==> flow/design.v <==
module butterfly( 
   fft_wdataa, fft_wdatab,
   clk, fft_rdataa, fft_rdatab, twiddle, scale
   );
    parameter FFT_SIZE = 4096;
    parameter SAMPLE_WIDTH = 16;
    localparam DELAY_PIPE = 4;
    input clk;
    input [2*(SAMPLE_WIDTH + $clog2(FFT_SIZE)/2)-1:0] fft_rdataa;
    input [2*(SAMPLE_WIDTH + $clog2(FFT_SIZE)/2)-1:0] fft_rdatab;
    input [50-1:0] twiddle;
    output [2*(SAMPLE_WIDTH + $clog2(FFT_SIZE)/2)-1:0] fft_wdataa;
    output [2*(SAMPLE_WIDTH + $clog2(FFT_SIZE)/2)-1:0] fft_wdatab;
    input scale;
    reg [2*(SAMPLE_WIDTH + $clog2(FFT_SIZE)/2)-1:0] in1_q [DELAY_PIPE-1:0];
    wire signed [2*(SAMPLE_WIDTH + $clog2(FFT_SIZE)/2)/2-1:0] in1_real_delayed;
    wire signed [2*(SAMPLE_WIDTH + $clog2(FFT_SIZE)/2)/2-1:0] in1_imag_delayed;
    assign {in1_real_delayed, in1_imag_delayed} = in1_q[DELAY_PIPE-1];
    wire signed [2*(SAMPLE_WIDTH + $clog2(FFT_SIZE)/2)/2-1:0] in2_real;
    wire signed [2*(SAMPLE_WIDTH + $clog2(FFT_SIZE)/2)/2-1:0] in2_imag;
    assign {in2_real, in2_imag} = fft_rdatab;
    wire [15:0] twiddle_real;
    wire [16:0] twiddle_sum;
    wire [16:0] twiddle_diff;
    assign {twiddle_real, twiddle_sum, twiddle_diff} = twiddle;
    wire signed [2*(SAMPLE_WIDTH + $clog2(FFT_SIZE)/2)/2-1:0] twiddle_mult_real;
    wire signed [2*(SAMPLE_WIDTH + $clog2(FFT_SIZE)/2)/2-1:0] twiddle_mult_imag; 
    reg signed [2*(SAMPLE_WIDTH + $clog2(FFT_SIZE)/2)/2-1:0] out1_real;
    reg signed [2*(SAMPLE_WIDTH + $clog2(FFT_SIZE)/2)/2-1:0] out1_imag;
    reg signed [2*(SAMPLE_WIDTH + $clog2(FFT_SIZE)/2)/2-1:0] out2_real;
    reg signed [2*(SAMPLE_WIDTH + $clog2(FFT_SIZE)/2)/2-1:0] out2_imag;
    wire [2*(SAMPLE_WIDTH + $clog2(FFT_SIZE)/2)/2-1:0] out1_real_scaled;
    wire [2*(SAMPLE_WIDTH + $clog2(FFT_SIZE)/2)/2-1:0] out1_imag_scaled;
    wire [2*(SAMPLE_WIDTH + $clog2(FFT_SIZE)/2)/2-1:0] out2_real_scaled;
    wire [2*(SAMPLE_WIDTH + $clog2(FFT_SIZE)/2)/2-1:0] out2_imag_scaled;
    assign out1_real_scaled = scale ? {out1_real[2*(SAMPLE_WIDTH + $clog2(FFT_SIZE)/2)/2-1], out1_real[2*(SAMPLE_WIDTH + $clog2(FFT_SIZE)/2)/2-1:1]} : out1_real;
    assign out1_imag_scaled = scale ? {out1_imag[2*(SAMPLE_WIDTH + $clog2(FFT_SIZE)/2)/2-1], out1_imag[2*(SAMPLE_WIDTH + $clog2(FFT_SIZE)/2)/2-1:1]} : out1_imag;
    assign out2_real_scaled = scale ? {out2_real[2*(SAMPLE_WIDTH + $clog2(FFT_SIZE)/2)/2-1], out2_real[2*(SAMPLE_WIDTH + $clog2(FFT_SIZE)/2)/2-1:1]} : out2_real;
    assign out2_imag_scaled = scale ? {out2_imag[2*(SAMPLE_WIDTH + $clog2(FFT_SIZE)/2)/2-1], out2_imag[2*(SAMPLE_WIDTH + $clog2(FFT_SIZE)/2)/2-1:1]} : out2_imag;
    assign fft_wdataa = {out1_real_scaled, out1_imag_scaled};
    assign fft_wdatab = {out2_real_scaled, out2_imag_scaled};
    integer i;
    always @ (posedge clk) begin
        in1_q[0] <= fft_rdataa;
        for (i=0; i<DELAY_PIPE-1; i=i+1) begin
            in1_q[i+1] <= in1_q[i];
        end
    end
    always @ (posedge clk) begin
        out1_real <= in1_real_delayed + twiddle_mult_real;
        out1_imag <= in1_imag_delayed + twiddle_mult_imag;
        out2_real <= in1_real_delayed - twiddle_mult_real;
        out2_imag <= in1_imag_delayed - twiddle_mult_imag;
    end
    twiddle_multiplier m0
    (   
     .out_real				(twiddle_mult_real),
     .out_imag				(twiddle_mult_imag),
     .clk				(clk),
     .in_real				(in2_real),
     .in_imag				(in2_imag),
     .twiddle_real			(twiddle_real),
     .twiddle_sum			(twiddle_sum),
     .twiddle_diff          (twiddle_diff)
     );
endmodule
module twiddle_multiplier( 
   out_real, out_imag,
   clk, in_real, in_imag, twiddle_real, twiddle_sum, twiddle_diff
   );
    parameter DATA_WIDTH = 44;
    parameter TWIDDLE_WIDTH = 50;
    input clk;
    input signed [DATA_WIDTH/2-1:0] in_real;
    input signed [DATA_WIDTH/2-1:0] in_imag;
    input signed [15:0] twiddle_real;
    input signed [16:0] twiddle_sum;
    input signed [16:0] twiddle_diff;
    output signed [DATA_WIDTH/2-1:0] out_real;
    output signed [DATA_WIDTH/2-1:0] out_imag;
    reg signed [DATA_WIDTH/2-1:0] in_real_q0;
    reg signed [DATA_WIDTH/2-1:0] in_imag_q0;
    reg signed [DATA_WIDTH/2-1:0] in_real_q1;
    reg signed [DATA_WIDTH/2-1:0] in_imag_q1;
    reg signed [15:0] twiddle_real_q0;
    reg signed [15:0] twiddle_real_q1;
    reg signed [DATA_WIDTH/2:0] pre_add0_q;
    reg signed [16:0] twiddle_sum_q0;
    reg signed [16:0] twiddle_diff_q0;
    reg signed [16:0] twiddle_sum_q1;
    reg signed [16:0] twiddle_diff_q1;
    reg signed [47:0] mult0_q;
    reg signed [47:0] mult1_q;
    reg signed [47:0] mult2_q;
    reg signed [47:0] post_add0_q;
    reg signed [47:0] post_add1_q;
    assign out_real = post_add0_q[36:15];
    assign out_imag = post_add1_q[36:15];
    always @ (posedge clk) begin
        in_real_q0 <= in_real;
        in_imag_q0 <= in_imag;
        in_real_q1 <= in_real_q0;
        in_imag_q1 <= in_imag_q0;
        twiddle_real_q0 <= twiddle_real;
        twiddle_real_q1 <= twiddle_real_q0;
        twiddle_diff_q0 <= twiddle_diff;
        twiddle_sum_q0 <= twiddle_sum;
        twiddle_diff_q1 <= twiddle_diff_q0;
        twiddle_sum_q1 <= twiddle_sum_q0;
    end
    always @ (posedge clk) begin
        pre_add0_q <= in_real_q0 + in_imag_q0;
    end
    always @ (posedge clk) begin
        mult0_q <= twiddle_real_q1 * pre_add0_q;
        mult1_q <= in_real_q1 * twiddle_diff_q1;
        mult2_q <= in_imag_q1 * twiddle_sum_q1;
    end
    always @ (posedge clk) begin
        post_add0_q <= mult0_q - mult2_q;
        post_add1_q <= mult0_q + mult1_q;
    end
endmodule
# == Reports on butterfly ==
# What the tools print for butterfly, step after step.
# Lines are those of the file above, counted from 1.
# Operators: Yosys type, input widths -> output width; for muxes data width and select width s.
# Cell names lack the library's common part.
# The mark n/a stands for no value.
# setup
top_module,butterfly
clk_port,clk
lib,sky130hd
pvt_corner,tt_025C_1v80

# == Word level ==
# Yosys after proc, flatten, opt, wreduce and memory -nomap, before mapping. Enables and synchronous resets that opt folds into registers are not counted as muxes. Print and check cells are not counted. Equal cells are merged and count once.
# bits
register_bits,660
inputBits,140
word_cells,38
out_inout_bits,88
# op_classes
n_addsub,7
n_mux,4
n_mul,3
# ops
cell,count
$mul 22x17->37,2
$mul 16x23->37,1
$mux 21,4
$add 22x22->22,2
$sub 22x22->22,2
$add 37x37->37,1
$sub 37x37->37,1
$add 22x22->23,1

# == Logic depth ==
# Depth = most cells in a row (Yosys ltp): at word level without a register or memory, in the mapped netlist without a sequential cell, where the memories' decode and read muxes count.
# depth
depth_word,1
abc_area,0
depth_mapped,25

# == Mapped cells and area ==
# Yosys stat after the flow's synthesis: flattened, memories mapped to cells. It holds for the ABC_AREA given above (unset counts as 0); a run with the other value may have another netlist.
# synth_totals
seqArea_um2,12572.1
stdcells,6177
mapped_area_um2,59821.1
ffs,628
# by_type
cell,count
fa_1,1065
dfxtp_1,628
ha_1,453
inv_1,1380
and2_1,436
nand2_1,702
xnor2_1,192
mux2_2,80
a21oi_1,165
nor2_1,199
clkbuf_1,186
a21o_1,83
xor2_1,70
o21ai_0,90
o21a_1,37
o21bai_1,37
nand2b_1,42
nor2b_1,31
# Not listed: further types 63, cells in them 301.
# By module: a second synthesis without flattening, with its own total; a netlist apart from the flattened one above.
# hier_totals
hier_cells,6242
hier_area_um2,60271.6
# Each row is one instance without its submodules.
# modules
mod,n_inst,n_cells,area_um2
twiddle_multiplier,1,5245,49657.6
butterfly,1,997,10613.9

# == Worst setup path after synthesis ==
# OpenSTA on the mapped netlist: ideal clock, no wires. The path of least setup slack (recovery checks aside). Input and output delay are each 20% of the period. Register names are those of the netlist, which keeps one name where synthesis merged equal registers.
# synth_timing
path_kind,register -> register
start,register m0.in_real_q1[19]
end,register m0.mult1_q[35]
slack_ns,2.404
path_delay_ns,6.175
setup_time_ns,0.072
t_arrival_ns,6.103
required_time_ns,8.508
tclk_ns,8.58
path_buffers,1
driving_pins,25
period_less_setup_slack_ns,6.176
# "path_delay_ns" is the arrival time less input delay plus setup time.
# "driving_pins": output pins that drive a net of the path, with the launching flip-flop's if there is one; two outputs of one cell count as two.
# "period_less_setup_slack_ns" = period - worst setup slack (recovery checks aside). The figure is calculated, with input and output delays left at 20% of the set period.
# Between the ends stands the longest chain of elaborated cells between them, by number of cells; it is not shown to be the way that was timed. Of several equally long chains one is given.
# A line is the first line of the expression or statement that the cell stems from. Yosys adds cells for indexed reads and writes and turns some case tables into memories.
# synth_between
cell_sequence,dfxtp_1 clkbuf_1 nand2_1 fa_1 inv_1 fa_1 inv_1 fa_1 inv_1 fa_1 fa_1 inv_1 fa_1 inv_1 ha_1 and3_4 a221o_1 a21oi_2 o21ai_0 a31oi_2 o21ai_2 a31oi_4 o21ai_1 a21oi_1 xnor2_1
elab_chain_cells,1
# synth_lines
element,line,text
from (decl),83,reg signed [DATA_WIDTH/2-1:0] in_real_q1;
from (assign),102,in_real_q1 <= in_real_q0;
$mul 22x17->37,116,mult1_q <= in_real_q1 * twiddle_diff_q1;
to (assign),116,
to (decl),93,reg signed [47:0] mult1_q;

# == Worst path after layout ==
# From the final timing report of job 1: the path of least setup slack in the routed layout; clock arrival at registers is part of the times.
# layout_timing
path_kind,register -> register
start,register m0.twiddle_sum_q1[13]
end,register m0.mult2_q[34]
slack_ns,-1.88
t_arrival_ns,7.48
setup_time_ns,0.12
required_time_ns,5.60
path_buffers,2
driving_pins,23
tclk_ns,5.02
# Between the ends stands the longest chain of elaborated cells between them, by number of cells; it is not shown to be the way that was timed. Of several equally long chains one is given.
# layout_between
cell_sequence,dfxtp_1 clkbuf_8 nand2_1 fa_1 inv_1 fa_1 fa_1 fa_2 fa_1 inv_1 fa_1 inv_2 ha_4 and3_4 a221oi_4 nor2b_4 nor2_4 buf_6 o21ai_4 a211o_4 a31oi_4 o21ai_4 xor2_4
elab_chain_cells,1
# layout_lines
element,line,text
from (decl),90,reg signed [16:0] twiddle_sum_q1;
from (assign),109,twiddle_sum_q1 <= twiddle_sum_q0;
$mul 22x17->37,117,mult2_q <= in_imag_q1 * twiddle_sum_q1;
to (assign),117,
to (decl),94,reg signed [47:0] mult2_q;

# Measured data: module butterfly, platform sky130hd, 2 stored runs of the flow under differing settings, order arbitrary. Input and output delays are each 20% of the period that was set; the output load is 0.01 pF.
# "period_less_ws_ns" is the run's clock period less its worst setup slack. It is reckoned from that one timing run; input and output delays stay at 20% of the period that was set.
# By "worst_setup_path_time_ns" is meant the share of the clock period that the worst setup path is allowed (20% is reserved at inputs, 20% at outputs), minus its slack. Clock arrival times at its registers enter into it.
# A setting shown as -- is not set for that run.
run name,period_ns,CORE_UTILIZATION,SETUP_SLACK_MARGIN,PLACE_DENSITY_LB_ADDON,CELL_PAD_IN_SITES_GLOBAL_PLACEMENT,CELL_PAD_IN_SITES_DETAIL_PLACEMENT,ABC_AREA,GPL_TIMING_DRIVEN,GPL_ROUTABILITY_DRIVEN,CTS_CLUSTER_DIAMETER,CAP_MARGIN,SLEW_MARGIN,CORE_MARGIN,fin_ws_ns,tns_ns,finalUtil_pct,period_less_ws_ns,synthArea_um2,holdWs_ns,worst_setup_path_time_ns,worstPathKind,die_um2,cell_area_final_um2
job 1,5.02,39,0.21,0.3,0,1,0,0,0,308,20,35,2,-1.879,-86.200,49.6,6.899,59821.1,0.306,6.90,register -> register,156535.0,75473.6
job 2,6.39,53,--,--,--,--,--,--,--,--,20,20,2,0.235,0.000,60.7,6.155,59821.1,0.310,6.16,register -> register,115573.0,68115.3
