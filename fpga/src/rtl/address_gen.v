==> flow/design.v <==
module address_gen ( 
   addr_gen_busy, fft_raddra, fft_raddrb, fft_waddra, fft_waddrb,
   fft_wea, fft_web, fft_data_valid, twiddle_addr,
   clk, reset, addr_gen_go, fft_level
   );
    parameter FFT_SIZE = 4096;
    localparam BFLY_LATENCY = 7;
    input clk, reset;
    input addr_gen_go;
    output addr_gen_busy;
    input [$clog2($clog2(FFT_SIZE))-1:0] fft_level;
    output [$clog2(FFT_SIZE)-1:0] fft_raddra;
    output [$clog2(FFT_SIZE)-1:0] fft_raddrb;
    output [$clog2(FFT_SIZE)-1:0] fft_waddra;
    output [$clog2(FFT_SIZE)-1:0] fft_waddrb;
    output fft_wea;
    output fft_web;
    output fft_data_valid;
    output [$clog2(FFT_SIZE)-2:0] twiddle_addr;
    reg [$clog2(FFT_SIZE)-2:0] bfly_count_q = 0;
    reg [$clog2(FFT_SIZE)-1:0] fft_waddra_q [BFLY_LATENCY-1:0];
    reg [$clog2(FFT_SIZE)-1:0] fft_waddrb_q [BFLY_LATENCY-1:0];
    wire [$clog2(FFT_SIZE)-1:0] raddra_shift;
    wire [$clog2(FFT_SIZE)-1:0] raddrb_shift;
    reg [BFLY_LATENCY-1:0] fft_data_valid_q;
    assign raddra_shift = {bfly_count_q, 1'b0};
    assign raddrb_shift = {bfly_count_q, 1'b1};
    assign fft_raddra = ((raddra_shift << fft_level) | (raddra_shift >> ($clog2(FFT_SIZE)-fft_level))) & {$clog2(FFT_SIZE){1'b1}};
    assign fft_raddrb = ((raddrb_shift << fft_level) | (raddrb_shift >> ($clog2(FFT_SIZE)-fft_level))) & {$clog2(FFT_SIZE){1'b1}};
    assign fft_waddra = fft_waddra_q[BFLY_LATENCY-1];
    assign fft_waddrb = fft_waddrb_q[BFLY_LATENCY-1];
    assign fft_data_valid = fft_data_valid_q[BFLY_LATENCY-1];
    assign fft_wea = fft_data_valid;
    assign fft_web = fft_data_valid;
    reg [$clog2(FFT_SIZE)-1:0] twiddle_mask = 0;
    assign twiddle_addr = bfly_count_q & twiddle_mask[$clog2(FFT_SIZE)-2:0];
    assign addr_gen_busy = addr_gen_state_q == COUNTING;
    reg addr_gen_state_q;
    localparam IDLE=0,
        COUNTING=1;
    always @ (posedge clk) begin
        if (reset) begin
            addr_gen_state_q <= IDLE;
        end else begin
            case(addr_gen_state_q)
                IDLE: begin
                    addr_gen_state_q <= addr_gen_go ? COUNTING : IDLE;
                end
                COUNTING: begin
                    addr_gen_state_q <= &bfly_count_q ? IDLE : COUNTING;
                end
            endcase
        end
    end
    always @ (posedge clk) begin
        case (addr_gen_state_q)
            IDLE: begin
                twiddle_mask <= addr_gen_go ? {1'b1, twiddle_mask[$clog2(FFT_SIZE)-1:1]} : twiddle_mask;
            end
            COUNTING: begin
                bfly_count_q <= bfly_count_q + 1'b1;
                if (&bfly_count_q && fft_level == ($clog2(FFT_SIZE)-1)) begin
                    twiddle_mask <= {$clog2(FFT_SIZE){1'b0}};
                end
            end
        endcase
    end
    integer i;
    always @ (posedge clk) begin
        fft_waddra_q[0] <= fft_raddra;
        fft_waddrb_q[0] <= fft_raddrb;
        fft_data_valid_q[0] <= addr_gen_state_q == COUNTING;
        for (i=0; i<BFLY_LATENCY-1; i=i+1) begin
            fft_waddra_q[i+1] <= fft_waddra_q[i];
            fft_waddrb_q[i+1] <= fft_waddrb_q[i];
            fft_data_valid_q[i+1] <= fft_data_valid_q[i];
        end
    end
endmodule
-- From RTL to reports: address_gen
The steps from the RTL of address_gen to its reports follow in flow order.
Lines are those of the file above, counted from 1.
Operators: Yosys type, input widths -> output width; for muxes data width and select width s.
Cell names lack the library's common part.
Not given: -
- top module: address_gen
- clock: clk
- cell library: sky130hd
- timing corner: tt_025C_1v80

-- Word level
Source: Yosys, flattened and elaborated. Widths are those after wreduce. Registers that Yosys merges into a memory's read port (data or address) are not register bits. Print and check cells do not count. Equal cells are merged and count once.
- add/subtract/negate cells at 2
- equal/unequal tests at 3
- shift-type cells at 4
- noted mux-type cells: 6
- noted bitwise logic cells: 4
- reduce/logical cells: 3
- operator list (operator ; count):
    $shr 12x32->12 ; 2
    $or 12x12->12 ; 2
    $shl 12x4->12 ; 2
    $pmux 12 s2 ; 1
    $mux 12 ; 2
    $add 11x1->11 const B ; 1
    $and 11x11->11 ; 1
    $reduce_and 11->1 ; 1
    $sub 4x4->5 const A ; 1
    $eq 4x4->1 const B ; 1
    $ne 2x1->1 const B ; 1
    $ne 2x2->1 const B ; 1
    $reduce_and 2->1 ; 1
    $pmux 1 s2 ; 1
    $mux 1 ; 2
    $logic_and 1x1->1 ; 1
    $not 1->1 ; 1
- noted flip-flop bits (word level): 199
- input port bits: 7
- output and inout port bits at 63
- elaborated cells: 40

-- Longest topological paths
Yosys ltp: most cells in a row. Word level: on the elaborated netlist, between registers, memories and ports. Mapped: between sequential cells and ports; inverters and the memories' decode and read muxes count.
- noted word-level depth: 4
- ABC_AREA at 0
- depth in mapped cells at 12
- noted mapped depth without buffers: 8

-- Netlist
Source: synth_stat.txt of the flow (Yosys; design flattened, memories mapped). It holds for the ABC_AREA given above (unset counts as 0); a run with the other value may have another netlist.
The area totals of this step are shown rounded.
- cell types (type ; count ; total area (um^2)):
    dfxtp_1 ; 176 ; 3.52E+03
    edfxtp_1 ; 23 ; 690.662
    mux2i_1 ; 19 ; 190.182
    nand2_1 ; 28 ; 105.101
    nor2b_1 ; 14 ; 87.584
    nand3_1 ; 17 ; 85.082
    buf_6 ; 7 ; 78.826
    and2_1 ; 11 ; 68.816
    mux2_2 ; 6 ; 67.565
    mux4_2 ; 3 ; 67.565
    a21oi_1 ; 12 ; 60.058
    clkbuf_8 ; 4 ; 55.053
    xnor2_1 ; 6 ; 52.55
    ha_1 ; 4 ; 50.048
    o22ai_1 ; 7 ; 43.792
    a211oi_1 ; 5 ; 37.536
    a21o_1 ; 5 ; 37.536
    nor2_1 ; 10 ; 37.536
Not listed: further types 46, cells in them 84.
- standard cells after synthesis: 441
- noted synthesis area: 5950 um^2
- area of sequential cells: 4210 um^2
- noted flip-flop cells: 199
- noted buffers: 25

-- Worst setup path after synthesis
Path of least setup slack by OpenSTA after synthesis, without wires, with an ideal clock, recovery checks aside; 20% of the period is set as input and as output delay. Where synthesis merged equal registers, the netlist keeps one of their names.
- path type: input-to-output
- from: input fft_level[0]
- to: output fft_raddra[2]
- period: 4440 ps
- input delay: 888 ps
- output delay: 888 ps
- noted launch time at the first pin: 888 ps
- data arrival time at 2873 ps
- noted data required time: 3552 ps
- setup slack at 679 ps
- path delay: 1985 ps
- stages on the path: 11
- path buffers at 4
- synthesis period reached: 3761 ps
"path delay" = arrival - input delay + setup time.
At an output port there is no setup time.
"stages on the path" counts driving pins, that of a launching flip-flop among them; a cell with two outputs on the path counts twice.
"synthesis period reached" is the clock period less the worst setup slack; recovery checks do not enter. This is arithmetic on one report: input and output delays are still those of the set period (20% each).
The rows between start and end are the longest chain of elaborated cells between them; the timing report does not say that the signal goes this way. Where chains are equally long, one stands for them.
A line is the first line of the expression or statement that the cell stems from. Yosys adds cells for indexed reads and writes and turns some case tables into memories.
- cell sequence: buf_6 -> buf_6 -> inv_1 -> buf_4 -> ha_1 -> ha_1 -> dlygate4sd1_1 -> nor2_1 -> a21oi_1 -> a32o_1 -> nand3_1
- cells in the longest elaborated chain at 3
- noted elaborated cells between the ends (all ways): 4
- classes of those cells: 1 x add/sub; 2 x shift; 1 x logic
- ends and longest elaborated chain, after synthesis (what ; line ; text):
    start, declared ; 11 ; input [$clog2($clog2(FFT_SIZE))-1:0] fft_level;
    $sub 4x4->5 ; 28 ; assign fft_raddra = ((raddra_shift << fft_level) | (raddra_shift >> ($clog2(FFT_SIZE)-fft_level))) & {$clog2(F ...
    $shr 12x32->12 ; 28 ;
    $or 12x12->12 ; 28 ;
    end, declared ; 12 ; output [$clog2(FFT_SIZE)-1:0] fft_raddra;

-- Path in the finished layout
From the final timing report of record 1: the path of least setup slack in the routed layout; clock arrival at registers is part of the times.
The report prints the path's times to 10 ps; the period is as set.
- path type: reg-to-output
- from: register bfly_count_q[5]
- to: output fft_raddrb[5]
- period: 2460 ps
- output delay: 490 ps
- noted launch time at the first pin: 430 ps
- data arrival time at 2090 ps
- noted data required time: 1970 ps
- setup slack at -120 ps
- stages on the path: 7
- path buffers at 1
- cell sequence: edfxtp_1 -> mux2_4 -> nand2_4 -> mux2_4 -> o21a_1 -> o22ai_2 -> buf_2
- ends and longest elaborated chain, after layout (what ; line ; text):
    start, declared ; 20 ; reg [$clog2(FFT_SIZE)-2:0] bfly_count_q = 0;
    start, assigned ; 61 ; bfly_count_q <= bfly_count_q + 1'b1;
    end, declared ; 13 ; output [$clog2(FFT_SIZE)-1:0] fft_raddrb;
No chain of elaborated cells between the ends is given.

Design address_gen on sky130hd. What follows are 2 stored runs of the flow, each under its own settings; their order means nothing. The constraints put input and output delay at 20% of the set period each and load the outputs with 0.01 pF.
"clock period reached": clock period set for the run, less the worst setup slack. It is reckoned from that one timing run; input and output delays stay at 20% of the period that was set.
"allowed time less slack (worst setup path)" means the part of the period allowed to the worst setup path (the constraints hold back 20% at inputs and 20% at outputs) less its slack; where the path has registers, the arrival times of their clocks count too.
By "power consumption" is meant OpenSTA's value without simulated activity: inputs other than the clock are taken to toggle once in ten clock periods, and the tool carries that through the logic.
"allowed time less slack (worst setup path)" is given in steps of 10 ps.
Values from the reports are rounded here.

Record 1
Settings were period_ns = 2.46; CAP_MARGIN = 20; CORE_MARGIN = 2; CORE_UTILIZATION = 40; SLEW_MARGIN = 20
- area of the synthesized netlist: 5950 um^2
- die outline area at 15900 um^2
- post-layout utilization: 0.605
- lowest setup slack at -123 ps
- power consumption: 7.89 mW
- clock period reached: 2583 ps
- allowed time less slack (worst setup path): 2090 ps
- kind of the worst setup path: reg-to-output

Record 2
Settings were period_ns = 5.76; CORE_UTILIZATION = 43; SETUP_SLACK_MARGIN = 0.89; PLACE_DENSITY = 0.86; CELL_PAD_IN_SITES_DETAIL_PLACEMENT = 1; CTS_CLUSTER_SIZE = 55; CAP_MARGIN = 35; MAX_ROUTING_LAYER = met5; CORE_MARGIN = 2; SLEW_MARGIN = 20
- area of the synthesized netlist: 5950 um^2
- die outline area at 14800 um^2
- post-layout utilization: 0.553
- lowest setup slack at 773 ps
- power consumption: 3.20 mW
- clock period reached: 4987 ps
- allowed time less slack (worst setup path): 2680 ps
- kind of the worst setup path: input-to-output
