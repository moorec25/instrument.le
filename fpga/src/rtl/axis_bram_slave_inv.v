==> flow/design.v <==
module axis_bram_slave_inv( 
   axis_bram_slave_busy, axis_s2mem_waddra, axis_s2mem_wdataa,
   axis_s2mem_wea, axis_s2mem_waddrb, axis_s2mem_wdatab,
   axis_s2mem_web, s_axis_tready,
   clk, reset, axis_bram_slave_go, s_axis_tvalid,
   s_axis_tlast, s_axis_tdata, s_axis_tkeep
   );
    parameter FFT_SIZE = 4096;
    parameter SAMPLE_WIDTH = 16;
    input clk, reset;
    input axis_bram_slave_go;
    output axis_bram_slave_busy;
    output [$clog2(FFT_SIZE)-1:0] axis_s2mem_waddra; 
    output [2*(SAMPLE_WIDTH + $clog2(FFT_SIZE)/2)-1:0] axis_s2mem_wdataa;
    output axis_s2mem_wea;
    output [$clog2(FFT_SIZE)-1:0] axis_s2mem_waddrb; 
    output [2*(SAMPLE_WIDTH + $clog2(FFT_SIZE)/2)-1:0] axis_s2mem_wdatab;
    output axis_s2mem_web;
    input s_axis_tvalid;
    input s_axis_tlast;
    input [63:0] s_axis_tdata;
    input [7:0] s_axis_tkeep;
    output s_axis_tready;
    assign axis_bram_slave_busy = axis_bram_s_state_q != IDLE;
    assign s_axis_tready = axis_bram_s_state_q == WRITE;
    assign axis_s2mem_wea = s_axis_tready & s_axis_tvalid;
    assign axis_s2mem_wdataa = {s_axis_tdata[43:32], s_axis_tdata[21:0]};
    assign axis_s2mem_waddra = {1'b0, counter_q};
    wire [21:0] conjugate;
    assign conjugate = ~s_axis_tdata[21:0] + 1;
    assign axis_s2mem_web = s_axis_tready & s_axis_tvalid & (|counter_q[$clog2(FFT_SIZE)-2:0]);
    assign axis_s2mem_wdatab = {s_axis_tdata[43:32], conjugate};
    assign axis_s2mem_waddrb = FFT_SIZE - counter_q;
    reg [$clog2(FFT_SIZE)-1:0] counter_q = {($clog2(FFT_SIZE)){1'b0}};
    localparam IDLE = 0,
        WRITE = 1;
    reg axis_bram_s_state_q;
    always @ (posedge clk) begin
        if (reset) begin
            axis_bram_s_state_q <= IDLE;
        end else begin
            case (axis_bram_s_state_q)
                IDLE: begin
                    if (axis_bram_slave_go) begin
                        axis_bram_s_state_q <= WRITE;
                    end
                    counter_q <= {$clog2(FFT_SIZE){1'b0}};
                end
                WRITE: begin
                    counter_q <=  s_axis_tvalid ? counter_q + 1'b1 : counter_q;
                    if ((counter_q == FFT_SIZE/2) && s_axis_tvalid) begin
                        axis_bram_s_state_q <= IDLE;
                    end
                end
            endcase
        end
    end
endmodule
From RTL to reports: axis_bram_slave_inv:

The steps from the RTL of axis_bram_slave_inv to its reports follow in flow order.
Line numbers count from 1 in the design file above.
Library cell names are shortened.
Not given: --

* top module: axis_bram_slave_inv
* clock input: clk
* library: sky130hd
* library corner: tt_025C_1v80

Elaborated design:

Counts by Yosys on the flattened word-level netlist (proc, flatten, opt, wreduce; memories kept). Register bits leave out memories and registers merged into their read ports (data or address). Print and check cells are left out. Cells with the same type and inputs are merged into one.

* bits in registers: 13
* bits in latches: 0
* bits in writable memories: 0
* bits in read-only memories: 0
* clocked read ports x word width: 0
* memories kept: 0
* input bits: 77
* output and inout port bits: 116

* $add $sub $neg: 3
* multiply operators: 0
* div/mod/pow operators: 0
* magnitude comparators: 0
* equal/unequal tests: 2
* shifts and indexed selects: 0
* multiplexer cells: 5
* bitwise gates (word level): 5
* reduce/logical cells: 3

Operator list (count)
* 12-bit parallel mux with 2-bit select: 1
* 22-bit by 1-bit adder with 22-bit output (second input constant): 1
* 22-bit inverter: 1
* 1-bit by 12-bit subtractor with 12-bit output (first input constant): 1
* 12-bit by 1-bit adder with 12-bit output (second input constant): 1
* 12-bit equality test (second input constant): 1
* 12-bit two-way mux: 1
* 11-bit OR reduction: 1
* 1-bit bitwise AND: 2
* 1-bit inverter: 2
* 2-bit != test (second input constant): 1
* 2-bit AND reduction: 1
* 1-bit parallel mux with 2-bit select: 1
* 1-bit two-way mux: 2
* 1-bit logical AND: 1

Depth:

Longest topological path by Yosys (ltp), each cell counted once; first at word level (registers and memories cut), then after technology mapping (sequential cells cut; the memories' decode and read muxes count).

* depth in word-level cells: 4
* ABC_AREA: 0
* depth in mapped cells: 6

After synthesis:

Yosys stat after the flow's synthesis: flattened, memories mapped to cells. It holds for the ABC_AREA given above (unset counts as 0); a run with the other value may have another netlist.
Totals and module areas in this step are rounded.

Cell types
* buf_4: count 69, total area 517.997 um2
* edfxtp_1: count 12, total area 360.346 um2
* xnor2_1: count 28, total area 245.235 um2
* xor2_1: count 12, total area 105.101 um2
* and2_1: count 14, total area 87.584 um2
* nor2_1: count 12, total area 45.043 um2
* ha_1: count 3, total area 37.536 um2
* nand2_1: count 10, total area 37.536 um2
* nor3_1: count 7, total area 35.034 um2
* nor4_1: count 5, total area 31.28 um2
* nand3_1: count 5, total area 25.024 um2
* clkbuf_1: count 6, total area 22.522 um2
* or4_1: count 3, total area 22.522 um2
* nor4_4: count 1, total area 21.27 um2
* dfxtp_1: count 1, total area 20.019 um2
* nand3_2: count 2, total area 20.019 um2
* inv_1: count 5, total area 18.768 um2
* nand4_1: count 3, total area 18.768 um2

Not listed: further types 15, cells in them 19.

* cells in the netlist: 217
* cell area after synthesis: 1800 um2
* sequential area: 380 um2
* flip-flop cells: 13

Timing after synthesis:

OpenSTA on the mapped netlist: ideal clock, no wires. The path of least setup slack (recovery checks aside). Input and output delay are each 20% of the period. Register names are those of the netlist, which keeps one name where synthesis merged equal registers.

* path type: input -> output
* start: input s_axis_tdata[17]
* end: output axis_s2mem_wdatab[20]
* clock period: 2380 ps
* input delay: 476 ps
* launch time at the first pin: 476 ps
* arrival time: 1712 ps
* required time: 1904 ps
* slack: 192 ps
* path delay: 1236 ps
* stages on the path: 4
* buffers on the path: 0
* synthesis period reached: 2188 ps

"path delay" = arrival - input delay + setup time.
At an output port there is no setup time.
"stages on the path" counts driving pins, that of a launching flip-flop among them; a cell with two outputs on the path counts twice.
"synthesis period reached" = period - worst setup slack (recovery checks aside). The figure is calculated, with input and output delays left at 20% of the set period.
Between the ends stands the longest chain of elaborated cells between them, by number of cells; it is not shown to be the way that was timed. Of several equally long chains one is given.
Each line given opens the expression or statement behind the cell; cells for indexed reads and writes are added by Yosys, which also makes memories of some case tables.

* cell sequence: or4_4 > or3_4 > nor3_2 > xnor2_1
* length of the longest elaborated chain: 2
* elaborated cells between the ends (all ways): 2
* RTL lines with such cells: 1

Ends and longest elaborated chain, after synthesis
* start, declared: RTL line 21 `input [63:0] s_axis_tdata;`
* 22-bit inverter: RTL line 30 `assign conjugate = ~s_axis_tdata[21:0] + 1;`
* 22-bit by 1-bit adder with 22-bit output: RTL line 30
* end, declared: RTL line 17 `output [2*(SAMPLE_WIDTH + $clog2(FFT_SIZE)/2)-1:0] axis_s2mem_wdatab;`

==> results <==
axis_bram_slave_inv: 2 stored runs of the Yosys and OpenROAD flow on sky130hd. The settings differ; the order carries no meaning. The constraints put input and output delay at 20% of the set period each and load the outputs with 0.01 pF.

### Flow run 1

Settings: `period_ns=3.71`, `CORE_UTILIZATION=56`, `SETUP_SLACK_MARGIN=-0.05`, `PLACE_DENSITY_LB_ADDON=0.01`, `CORE_ASPECT_RATIO=1.45`, `CORE_MARGIN=6`, `CELL_PAD_IN_SITES_GLOBAL_PLACEMENT=2`, `TNS_END_PERCENT=65`, `GPL_TIMING_DRIVEN=1`, `MIN_ROUTING_LAYER=met2`, `CAP_MARGIN=20`, `SLEW_MARGIN=20`

Not finished: placement ended with error FLW-0024.

### Flow run 2

Settings: `period_ns=1.83`, `CORE_UTILIZATION=52`, `SETUP_SLACK_MARGIN=-0.08`, `PLACE_DENSITY_LB_ADDON=0.19`, `GPL_TIMING_DRIVEN=0`, `GPL_ROUTABILITY_DRIVEN=1`, `MIN_ROUTING_LAYER=met1`, `CAP_MARGIN=20`, `CORE_MARGIN=2`, `SLEW_MARGIN=20`

Not finished: placement ended with error FLW-0024.
